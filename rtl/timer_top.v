==> flow/design.v <==
module apb_slave(
	input clk,	
	input rst_n,
	input psel,
	input pwrite,
	input penable,
	output wr_en,	
	output rd_en,
	output pready
);
assign wr_en = psel & pwrite & penable;
assign rd_en = psel & !pwrite & penable;
reg pready_r;
assign pready = pready_r;
always @(posedge clk or negedge rst_n)
begin
	if(!rst_n) begin
		pready_r <= 0;
	end
	else if(psel && penable && pwrite) begin  
		pready_r <= 1;
	end
	else if(psel & penable & !pwrite) begin  
		pready_r <= 1;
	end
	else begin
		pready_r <= 0;
	end
end
endmodule
module counter(
	input clk,
	input rst_n,
	input cnt_en,
	input [3:0] pstrb,
	input [31:0] wdata,  
	input tdr0_wr_sel,  
	input tdr1_wr_sel,  
	input timer_en_neg,  
	output [63:0] cnt 
);
parameter CNT_DEFAULT = 32'h0;
wire [31:0] cnt0_tmp;
wire [31:0] cnt1_tmp;
wire [63:0] cnt_plus_1;
reg [31:0] cnt0;
reg [31:0] cnt1;
assign cnt0_tmp[7:  0] = pstrb[0] & tdr0_wr_sel ? wdata[7:0] : timer_en_neg ? 8'h0 : 
	                                 		             cnt_en ? cnt_plus_1[7:  0] : cnt0[7:0];
assign cnt0_tmp[15: 8] = pstrb[1] & tdr0_wr_sel ? wdata[15:8] :timer_en_neg ? 8'h0 :
                                                                     cnt_en ? cnt_plus_1[15: 8] : cnt0[15:8];
assign cnt0_tmp[23:16] = pstrb[2] & tdr0_wr_sel ? wdata[23:16] : timer_en_neg ? 8'h0 :
                                                                     cnt_en ? cnt_plus_1[23:16] : cnt0[23:16];
assign cnt0_tmp[31:24] = pstrb[3] & tdr0_wr_sel ? wdata[31:24] : timer_en_neg ? 8'h0 :
                                                                     cnt_en ? cnt_plus_1[31:24] : cnt0[31:24];
always @(posedge clk or negedge rst_n)
begin
	if(!rst_n) begin
		cnt0 <= CNT_DEFAULT;
	end
	else begin 
		cnt0 <= cnt0_tmp;
	end
end	
assign cnt1_tmp[7:  0] = pstrb[0] & tdr1_wr_sel ? wdata[7:  0]: timer_en_neg ? 8'h0 :
                                                                      cnt_en ? cnt_plus_1[39:32] : cnt1[7:0];
assign cnt1_tmp[15: 8] = pstrb[1] & tdr1_wr_sel ? wdata[15: 8]: timer_en_neg ? 8'h0 :
                                                                      cnt_en ? cnt_plus_1[47:40] : cnt1[15:8];
assign cnt1_tmp[23:16] = pstrb[2] & tdr1_wr_sel ? wdata[23:16]: timer_en_neg ? 8'h0 :
                                                                      cnt_en ? cnt_plus_1[55:48] : cnt1[23:16];
assign cnt1_tmp[31:24] = pstrb[3] & tdr1_wr_sel ? wdata[31:24]: timer_en_neg ? 8'h0 :
                                                                      cnt_en ? cnt_plus_1[63:56] : cnt1[31:24];
always @(posedge clk or negedge rst_n)
begin
	if(!rst_n) begin
		cnt1 <= CNT_DEFAULT;
	end
	else begin
		cnt1 <= cnt1_tmp;
	end
end
assign cnt_plus_1 = cnt + 1'b1;
assign cnt = {cnt1, cnt0};
endmodule
module counter_control(
	input       clk,
	input       rst_n,
	input       div_en,
	input [3:0] div_val,
	input       halt_req,
	input       timer_en,
	input       debug_mode,
	output      cnt_en
);
wire default_mode; 
wire control_mode;
wire control_mode_other;
wire cnt_rst;
wire [7:0] int_cnt_nxt;
reg  [7:0] int_cnt;
reg  [7:0] limit;
assign default_mode = !div_en & timer_en  ;
assign control_mode =  div_en & timer_en & (div_val == 0);
assign control_mode_other = div_en & timer_en & (div_val != 0) & (int_cnt == limit);
assign cnt_rst = !timer_en | !div_en | (limit == int_cnt); 
always @(*)
begin
	case(div_val)
		4'b0001: limit = 1;	
		4'b0010: limit = 3;
		4'b0011: limit = 7;
		4'b0100: limit = 15;
		4'b0101: limit = 31;
		4'b0110: limit = 63;
		4'b0111: limit = 127;
		4'b1000: limit = 255;
		default: limit = 0;
	endcase	
end
assign int_cnt_nxt = halt_req ? int_cnt :
	                        cnt_rst ? 8'h0 : int_cnt + 1'b1;
always @(posedge clk or negedge rst_n)
begin
	if(!rst_n) begin
		int_cnt <= 8'h0;
	end
	else begin
		int_cnt <= int_cnt_nxt;
	end
end
assign cnt_en = (default_mode || control_mode || control_mode_other) & !halt_req ;
endmodule
module register(
	input clk,	
	input rst_n,
	input [11:0] addr,
	input [31:0] wdata,
	input wr_en,
	input rd_en,
	input [3:0] pstrb,
	input [63:0] cnt,
	input debug_mode,
	output tim_int,
	output reg div_en,
	output reg [3:0] div_val,
	output halt_req_out,
	output reg timer_en,
	output[31:0] rdata,
        output pslverr,
	output timer_en_neg,
	output tdr0_wr_sel,
	output tdr1_wr_sel
);
parameter ADDR_TCR   = 12'h00; 
parameter ADDR_TDR0  = 12'h04;  
parameter ADDR_TDR1  = 12'h08;
parameter ADDR_TCMP0 = 12'h0C;
parameter ADDR_TCMP1 = 12'h10;
parameter ADDR_TIER  = 12'h14;
parameter ADDR_TISR  = 12'h18;
parameter ADDR_THCSR = 12'h1C;
parameter TDR0_DEFAULT  = 32'h0000_1000;
parameter TDR1_DEFAULT  = 32'h0000_0000;
parameter TCMP0_DEFAULT = 32'hFFFF_FFFF;
parameter TCMP1_DEFAULT = 32'hFFFF_FFFF;
parameter TIER_DEFAULT  = 32'h0000_0000;
parameter TISR_DEFAULT  = 32'h0000_0000;
parameter THCSR_DEFAULT = 32'h0000_0000;
reg  [31:0] tcr_r;
wire timer_en_tmp;
wire div_en_tmp;
wire [3:0] div_val_tmp;
wire div_val_timer_en_err;
wire div_en_timer_en_err;
wire div_val_err;
wire [31:0] tcr_tmp;
reg timer_en_1d;
reg  [31:0] tcmp0_r;
wire [31:0] tcmp0_tmp;
reg  [31:0] tcmp1_r;
wire [31:0] tcmp1_tmp;
reg  [31:0] tier_r;
wire int_en;
wire [31:0] tier_tmp;
reg  [31:0] tisr_r;
wire int_st;
wire [31:0] tisr_tmp;
wire int_clr;
wire int_set;
reg  [31:0] thcsr_r;
wire halt_ack;
reg  halt_req_r;
wire [31:0] thcsr_tmp;
reg  [31:0] rdata_r;
reg  [7 :0] reg_sel;
always @(*) 
begin
	case(addr)
		ADDR_TCR  :    reg_sel = 8'b0000_0001;
		ADDR_TDR0 :    reg_sel = 8'b0000_0010;
		ADDR_TDR1 :    reg_sel = 8'b0000_0100;
		ADDR_TCMP0:    reg_sel = 8'b0000_1000;
		ADDR_TCMP1:    reg_sel = 8'b0001_0000;
		ADDR_TIER :    reg_sel = 8'b0010_0000;
		ADDR_TISR :    reg_sel = 8'b0100_0000;
		ADDR_THCSR:    reg_sel = 8'b1000_0000;
		default:  reg_sel = 8'b0000_0000;
	endcase
end
always @(posedge clk or negedge rst_n) 
begin
        if(!rst_n) begin
                timer_en_1d <= 1'b0;
        end else begin
                timer_en_1d <= timer_en;
        end 
end
assign timer_en_neg = ~timer_en & timer_en_1d;
assign timer_en_tmp = (pstrb[0] & wr_en & reg_sel[0] & ~pslverr)  ? wdata[0] : timer_en;
assign div_en_tmp = (pstrb[0] & wr_en & reg_sel[0] & ~pslverr)    ? wdata[1] : div_en;
assign div_val_tmp = ((wdata[11:8] <= 8) & wr_en & reg_sel[0] & ~pslverr & pstrb[1])   ? wdata[11:8] : div_val;
assign div_val_err = (pstrb[1] & reg_sel[0]) & (wdata[11:8] > 8);
assign div_val_timer_en_err = (pstrb[1] & wr_en & reg_sel[0]) & (wdata[11:8] != div_val) & timer_en;
assign div_en_timer_en_err = (pstrb[0] &wr_en & reg_sel[0]) & (wdata[1] != div_en) & timer_en;
assign pslverr = div_val_err | div_val_timer_en_err | div_en_timer_en_err ;
always @(posedge clk or negedge rst_n)
begin
	if(!rst_n) begin
		div_en <= 0;
		div_val <= 4'b0001;
		timer_en <= 0;
	end
	else begin
		div_en <= div_en_tmp;
		div_val <= div_val_tmp;
		timer_en <= timer_en_tmp;
	end
end
assign tdr0_wr_sel = wr_en & reg_sel[1]; 
assign tdr1_wr_sel = wr_en & reg_sel[2];
assign tcmp0_tmp[7:  0] = (pstrb[0] & wr_en & reg_sel[3]) ? wdata[7:0] : tcmp0_r[7:0];
assign tcmp0_tmp[15: 8] = (pstrb[1] & wr_en & reg_sel[3]) ? wdata[15:8] : tcmp0_r[15:8];
assign tcmp0_tmp[23:16] = (pstrb[2] & wr_en & reg_sel[3]) ? wdata[23:16] : tcmp0_r[23:16];
assign tcmp0_tmp[31:24] = (pstrb[3] & wr_en & reg_sel[3]) ? wdata[31:24] : tcmp0_r[31:24];
always @(posedge clk or negedge rst_n)
begin
        if(!rst_n) begin
                tcmp0_r <= TCMP0_DEFAULT;
        end 
        else begin
                tcmp0_r <= tcmp0_tmp;
        end 
end
assign tcmp1_tmp[7:  0] = (pstrb[0] & wr_en & reg_sel[4]) ? wdata[7:0] : tcmp1_r[7:0];
assign tcmp1_tmp[15: 8] = (pstrb[1] & wr_en & reg_sel[4]) ? wdata[15:8] : tcmp1_r[15:8];
assign tcmp1_tmp[23:16] = (pstrb[2] & wr_en & reg_sel[4]) ? wdata[23:16] : tcmp1_r[23:16];
assign tcmp1_tmp[31:24] = (pstrb[3] & wr_en & reg_sel[4]) ? wdata[31:24] : tcmp1_r[31:24];
always @(posedge clk or negedge rst_n)
begin
	if(!rst_n) begin
		tcmp1_r <= TCMP1_DEFAULT;
	end 
	else begin
		tcmp1_r <= tcmp1_tmp;
	end
end
wire [63:0] compare_val; 
assign compare_val = {tcmp1_r, tcmp0_r};
assign int_en = (pstrb[0] & wr_en & reg_sel[5]) ? wdata[0] : tier_r[0];  
assign tier_tmp = {31'h0, int_en};
always @(posedge clk or negedge rst_n)
begin
	if(!rst_n) begin
		tier_r <= TIER_DEFAULT;
	end
	else begin
		tier_r <= tier_tmp;
	end
end
assign int_set = (cnt == compare_val);
assign int_clr = pstrb[0] & wr_en & wdata[0]  & reg_sel[6] ;
assign int_st = tisr_r[0];
always @(posedge clk or negedge rst_n)
begin
	if(!rst_n) begin
		tisr_r <= TISR_DEFAULT;
	end else if(int_clr) begin
		tisr_r[0] <= 1'b0;
	end else if(int_set) begin
		tisr_r[0] <= 1'b1;
	end
	else begin
		tisr_r[0] <= tisr_r[0];
	end
end
assign tim_int = int_st & int_en;
assign halt_req = (pstrb[0] & wr_en & reg_sel[7]) ? wdata[0]: halt_req_r;
assign halt_ack = halt_req_r & debug_mode;
assign halt_req_out =  halt_ack;
assign thcsr_tmp = {30'h0, halt_ack, halt_req_r};
always @(posedge clk or negedge rst_n)
begin
	if(!rst_n) begin
		halt_req_r <= 1'b0;
	end
	else begin
		halt_req_r <= halt_req;
	end
end
always @(*)
begin
	if(rd_en) 
	begin
		case(addr)
               		 ADDR_TCR  :    rdata_r = {20'h0, div_val[3:0], 6'h0, div_en, timer_en};
               		 ADDR_TDR0 :    rdata_r = cnt[31:0];
               		 ADDR_TDR1 :    rdata_r = cnt[63:32];
               		 ADDR_TCMP0:    rdata_r = tcmp0_r;
               		 ADDR_TCMP1:    rdata_r = tcmp1_r;
               		 ADDR_TIER :    rdata_r = tier_r;
               		 ADDR_TISR :    rdata_r = tisr_r;
               		 ADDR_THCSR:    rdata_r = thcsr_tmp;
               		 default:  rdata_r = 32'h0;
        	endcase
	end
	else begin
		rdata_r = 32'h0;
	end
end
assign rdata = rdata_r;
endmodule
module timer_top(
	input sys_clk,
	input sys_rst_n,
	input tim_psel,
	input tim_pwrite,
	input tim_penable,
	input dbg_mode,
	input [11:0] tim_paddr,
	input [31:0] tim_pwdata,
	input [3 :0] tim_pstrb,
	output 	      tim_pready,
	output [31:0] tim_prdata,
	output        tim_pslverr,
	output        tim_int
);
wire write_en;
wire read_en ;
wire div_en  ;
wire [3:0] div_val;
wire halt_req;
wire timer_en;
wire [63:0] count;
wire count_en;
wire tdr0_wr_sel;
wire tdr1_wr_sel;
wire timer_en_neg;
	apb_slave module1(
			  .clk        (sys_clk    ),
			  .rst_n      (sys_rst_n  ),
			  .psel	      (tim_psel   ),
			  .pwrite     (tim_pwrite ),
			  .penable    (tim_penable),
			  .wr_en      (write_en   ),
			  .rd_en      (read_en    ),
			  .pready     (tim_pready )
	);
	register module2(
                          .clk        (sys_clk    ),  
                          .rst_n      (sys_rst_n  ),
			  .addr       (tim_paddr  ),
		   	  .wdata      (tim_pwdata ),
			  .wr_en      (write_en   ),
			  .rd_en      (read_en    ),
			  .pstrb      (tim_pstrb  ),
			  .cnt        (count      ),
			  .debug_mode (dbg_mode),
			  .tim_int    (tim_int    ),
			  .div_en     (div_en     ),
			  .div_val    (div_val    ),
			  .halt_req_out   (halt_req   ),
			  .timer_en   (timer_en   ),
			  .rdata      (tim_prdata ),
			  .pslverr    (tim_pslverr),
			  .timer_en_neg(timer_en_neg),
			  .tdr0_wr_sel(tdr0_wr_sel),
			  .tdr1_wr_sel(tdr1_wr_sel)
	);
	counter_control module3(
	 		  .clk        (sys_clk    ),
                          .rst_n      (sys_rst_n  ),
			  .div_en     (div_en     ),
			  .div_val    (div_val    ),
			  .halt_req   (halt_req   ),
			  .timer_en   (timer_en   ),
			  .debug_mode (dbg_mode),
			  .cnt_en     (count_en   )
	);
	counter module4(
			  .clk        (sys_clk    ),
                          .rst_n      (sys_rst_n  ),
			  .wdata      (tim_pwdata ),
			  .pstrb      (tim_pstrb),
			  .cnt_en     (count_en   ),
			  .timer_en_neg(timer_en_neg),
			  .tdr0_wr_sel(tdr0_wr_sel),
			  .tdr1_wr_sel(tdr1_wr_sel),
			  .cnt        (count      )
	);
endmodule
# Reports on timer_top
# The steps from the RTL of timer_top to its reports follow in flow order.
# Lines are those of the file above, counted from 1.
# Operators carry their Yosys type and port widths (W data, S select, Z words).
# A cell with - has no value.
[design] top="timer_top" clk_port="sys_clk" cell_library="sky130hd" pvt_corner="tt_025C_1v80"

# Word-level counts
# Yosys after proc, flatten, opt, wreduce and memory -nomap, before mapping. Memory bits, and registers merged into a memory's read port (data or address), are not among the register bits. Print and check cells are not counted.
# Memory sizes are those after Yosys's memory passes, which may raise the word count (mostly to a power of two), join words into wider ones and drop unused or constant bits.
[bits] romBits=384 elab_cells=157 ff_bits=147 input_bits=54 out_inout_bits=35 memories=2
[classes] reduce_logical=21 addsub=2 n_cmp=2 mux=33 n_eq=12 bitwise=60
[memory_table] memory="(name not given)" size=32 width=8 rd=1 wr=0 line_no=198 source="case(addr)"
[memory_table] memory="(name not given)" size=16 width=8 rd=1 wr=0 line_no=108 source="case(div_val)"
[op_table] op="$pmux W32 S8" n=1
[op_table] op="$mux W8" n=26
[op_table] op="$add A64 B1 Y64 const B" n=1
[op_table] op="$eq A64 B64 Y1" n=1
[op_table] op="$and A1 B1 Y1" n=54
[op_table] op="$eq A12 B5 Y1 const B" n=4
[op_table] op="$mux W32" n=1
[op_table] op="$eq A12 B4 Y1 const B" n=2
[op_table] op="$reduce_bool A3 Y1" n=8
[op_table] op="$eq A8 B8 Y1" n=2
[op_table] op="$eq A12 B3 Y1 const B" n=1
[op_table] op="$logic_not A12 Y1" n=1
[op_table] op="$add A8 B1 Y8 const B" n=1
[op_table] op="$logic_not A7 Y1" n=1
[op_table] op="$mux W1" n=5
[op_table] op="$or A1 B1 Y1" n=4
[op_table] op="$logic_not A1 Y1" n=4
[op_table] op="$gt A4 B4 Y1 const B" n=1
[op_table] op="$le A4 B4 Y1 const B" n=1
[op_table] op="$ne A4 B4 Y1" n=1
[op_table] op="$logic_not A4 Y1" n=1
[op_table] op="$reduce_bool A4 Y1" n=1
[op_table] op="$logic_and A1 B1 Y1" n=2
[op_table] op="$logic_or A1 B1 Y1" n=2
[op_table] op="$not A1 Y1" n=2
[op_table] op="$reduce_bool A2 Y1" n=1
[op_table] op="$ne A1 B1 Y1" n=1

# Longest topological paths
# Longest topological path by Yosys (ltp), each cell counted once; first at word level (registers and memories cut), then after technology mapping (sequential cells cut; the memories' decode and read muxes count).
[depth] ltp_word=11 abc_area=1 depth_mapped=17 depth_no_buf=15

# Netlist
# Source: synth_stat.txt of the flow (Yosys; design flattened, memories mapped). It holds for the ABC_AREA given above (unset counts as 0); a run with the other value may have another netlist.
[types] cell="sky130_fd_sc_hd__nand2_1" n=591 area_total_um2=2.22E+03
[types] cell="sky130_fd_sc_hd__dfrtp_1" n=82 area_total_um2=2.05E+03
[types] cell="sky130_fd_sc_hd__dfstp_2" n=65 area_total_um2=1.71E+03
[types] cell="sky130_fd_sc_hd__nand3_1" n=139 area_total_um2=695.667
[types] cell="sky130_fd_sc_hd__inv_1" n=166 area_total_um2=623.098
[types] cell="sky130_fd_sc_hd__nor2_1" n=147 area_total_um2=551.779
[types] cell="sky130_fd_sc_hd__xnor2_1" n=56 area_total_um2=490.47
[types] cell="sky130_fd_sc_hd__o22ai_1" n=54 area_total_um2=337.824
[types] cell="sky130_fd_sc_hd__nand4_1" n=49 area_total_um2=306.544
[types] cell="sky130_fd_sc_hd__xor2_1" n=32 area_total_um2=280.269
[types] cell="sky130_fd_sc_hd__nor3_1" n=53 area_total_um2=265.254
[types] cell="sky130_fd_sc_hd__o21ai_1" n=53 area_total_um2=265.254
[types] cell="sky130_fd_sc_hd__o21ai_0" n=47 area_total_um2=235.226
[types] cell="sky130_fd_sc_hd__a41oi_1" n=18 area_total_um2=157.651
[types] cell="sky130_fd_sc_hd__buf_2" n=25 area_total_um2=125.12
[types] cell="sky130_fd_sc_hd__nand2_4" n=10 area_total_um2=112.608
[types] cell="sky130_fd_sc_hd__clkbuf_1" n=28 area_total_um2=105.101
[types] cell="sky130_fd_sc_hd__nand2_2" n=15 area_total_um2=93.84
# Other cell types: 17; their cells: 55.
[mapped] ffs=147 stdcells=1685 sequential_area_um2=3759.9 n_buf=62 synth_area_um2=11003.1

# Worst setup path after synthesis
# Source: OpenSTA report_checks on the synthesized netlist (no wires, ideal clock, input and output delay 20% of the period each), path of least setup slack; recovery checks are left aside. Register names are those of the netlist, which keeps one name where synthesis merged equal registers.
[synth_timing] path_kind="input-to-output" startpoint="in tim_paddr[9]" endpoint="out tim_prdata[21]" n_path_buf=2 t_first_pin_ns=0.748 driving_pins=8 setup_slack_ns=0.657 in_delay_ns=0.748 tclk_ns=3.74 out_delay_ns=0.748 arrival_time_ns=2.335 delay_ns=1.587 required_ns=2.992 period_less_setup_slack_ns=3.083
# "delay_ns" is the arrival time less input delay plus setup time.
# At an output port there is no setup time.
# "driving_pins": output pins that drive a net of the path, with the launching flip-flop's if there is one; two outputs of one cell count as two.
# "period_less_setup_slack_ns" is the clock period less the worst setup slack; recovery checks do not enter. This is arithmetic on one report: input and output delays are still those of the set period (20% each).
# Between the ends stands the longest chain of elaborated cells between them, by number of cells; it is not shown to be the way that was timed. Of several equally long chains one is given.
# Each line given opens the expression or statement behind the cell; cells for indexed reads and writes are added by Yosys, which also makes memories of some case tables.
[synth_between] cell_sequence="sky130_fd_sc_hd__or2_1 -> sky130_fd_sc_hd__nor3_4 -> sky130_fd_sc_hd__nand3_2 -> sky130_fd_sc_hd__clkinv_2 -> sky130_fd_sc_hd__buf_4 -> sky130_fd_sc_hd__buf_2 -> sky130_fd_sc_hd__nand2_1 -> sky130_fd_sc_hd__a41oi_1" elab_chain_cells=3 cone_cells=10 lines_between=2 classes_between="7 x eq/ne; 2 x mux; 1 x reduce/logical"
[synth_rtl] item="start, declared" line_no=339 source="input [11:0] tim_paddr,"
[synth_rtl] item="$eq A12 B5 Y1" line_no=314 source="case(addr)"
[synth_rtl] item="$pmux W32 S8" line_no=314
[synth_rtl] item="$mux W32" line_no=312 source="if(rd_en)"
[synth_rtl] item="end, declared" line_no=343 source="output [31:0] tim_prdata,"

# Timing after layout
# Path of least setup slack in the final report of entry B (OpenROAD, finished layout, wires in). Where an end is a register, its clock arrival counts in the times.
[layout_timing] path_kind="input-to-output" startpoint="in tim_paddr[9]" endpoint="out tim_prdata[8]" required_ns=3.06 n_path_buf=4 setup_slack_ns=0.26 t_first_pin_ns=0.76 arrival_time_ns=2.80 out_delay_ns=0.76 driving_pins=12 in_delay_ns=0.76 tclk_ns=3.82
# Between the ends stands the longest chain of elaborated cells between them, by number of cells; it is not shown to be the way that was timed. Of several equally long chains one is given.
[layout_between] cell_sequence="sky130_fd_sc_hd__clkdlybuf4s50_1 -> sky130_fd_sc_hd__or2_1 -> sky130_fd_sc_hd__nor3_4 -> sky130_fd_sc_hd__buf_12 -> sky130_fd_sc_hd__buf_4 -> sky130_fd_sc_hd__nand2_2 -> sky130_fd_sc_hd__inv_1 -> sky130_fd_sc_hd__nand2_1 -> sky130_fd_sc_hd__o21ai_0 -> sky130_fd_sc_hd__a21oi_1 -> sky130_fd_sc_hd__a31oi_1 -> sky130_fd_sc_hd__dlygate4sd2_1" elab_chain_cells=3 cone_cells=10 lines_between=2 classes_between="7 x eq/ne; 2 x mux; 1 x reduce/logical"
[layout_rtl] item="start, declared" line_no=339 source="input [11:0] tim_paddr,"
[layout_rtl] item="$eq A12 B5 Y1" line_no=314 source="case(addr)"
[layout_rtl] item="$pmux W32 S8" line_no=314
[layout_rtl] item="$mux W32" line_no=312 source="if(rd_en)"
[layout_rtl] item="end, declared" line_no=343 source="output [31:0] tim_prdata,"

# Measured results for timer_top: 2 stored runs of the Yosys and OpenROAD flow on sky130hd. The settings differ; the order carries no meaning. The constraints put input and output delay at 20% of the set period each and load the outputs with 0.01 pF.
# By "achievedPeriod_ns" is meant the clock period of the run minus its worst setup slack. This is arithmetic on one report: input and output delays are still those of the set period (20% each).
# "worst_path_allowed_less_slack_ns" is the time allowed to the run's worst setup path (the clock period less input and output delay, where it has them) less its slack. Clock arrival times count: a late capture clock shortens it, a late launch clock lengthens it.
run="entry A" settings period_ns=3.62 CORE_UTILIZATION=60 SETUP_SLACK_MARGIN=0.99 PLACE_DENSITY_LB_ADDON=0.26 CORE_ASPECT_RATIO=1.13 CELL_PAD_IN_SITES_GLOBAL_PLACEMENT=2 CTS_CLUSTER_SIZE=76 CAP_MARGIN=20 MAX_ROUTING_LAYER="met4" CORE_MARGIN=2 SLEW_MARGIN=20
run="entry A" outcome="incomplete, placement halted on FLW-0024"
run="entry B" settings period_ns=3.82 CORE_UTILIZATION=40 SETUP_SLACK_MARGIN=0.12 CORE_MARGIN=3 ABC_AREA=1 SLEW_MARGIN=15 CAP_MARGIN=20
run="entry B" results post_synth_area_um2=11003.1 fin_util_frac=0.482 final_die_area_um2=29534.1 setupTns_ns=0.000 worst_path_allowed_less_slack_ns=2.03 worstPathKind="input-to-output" achievedPeriod_ns=3.559 fin_ws_ns=0.261
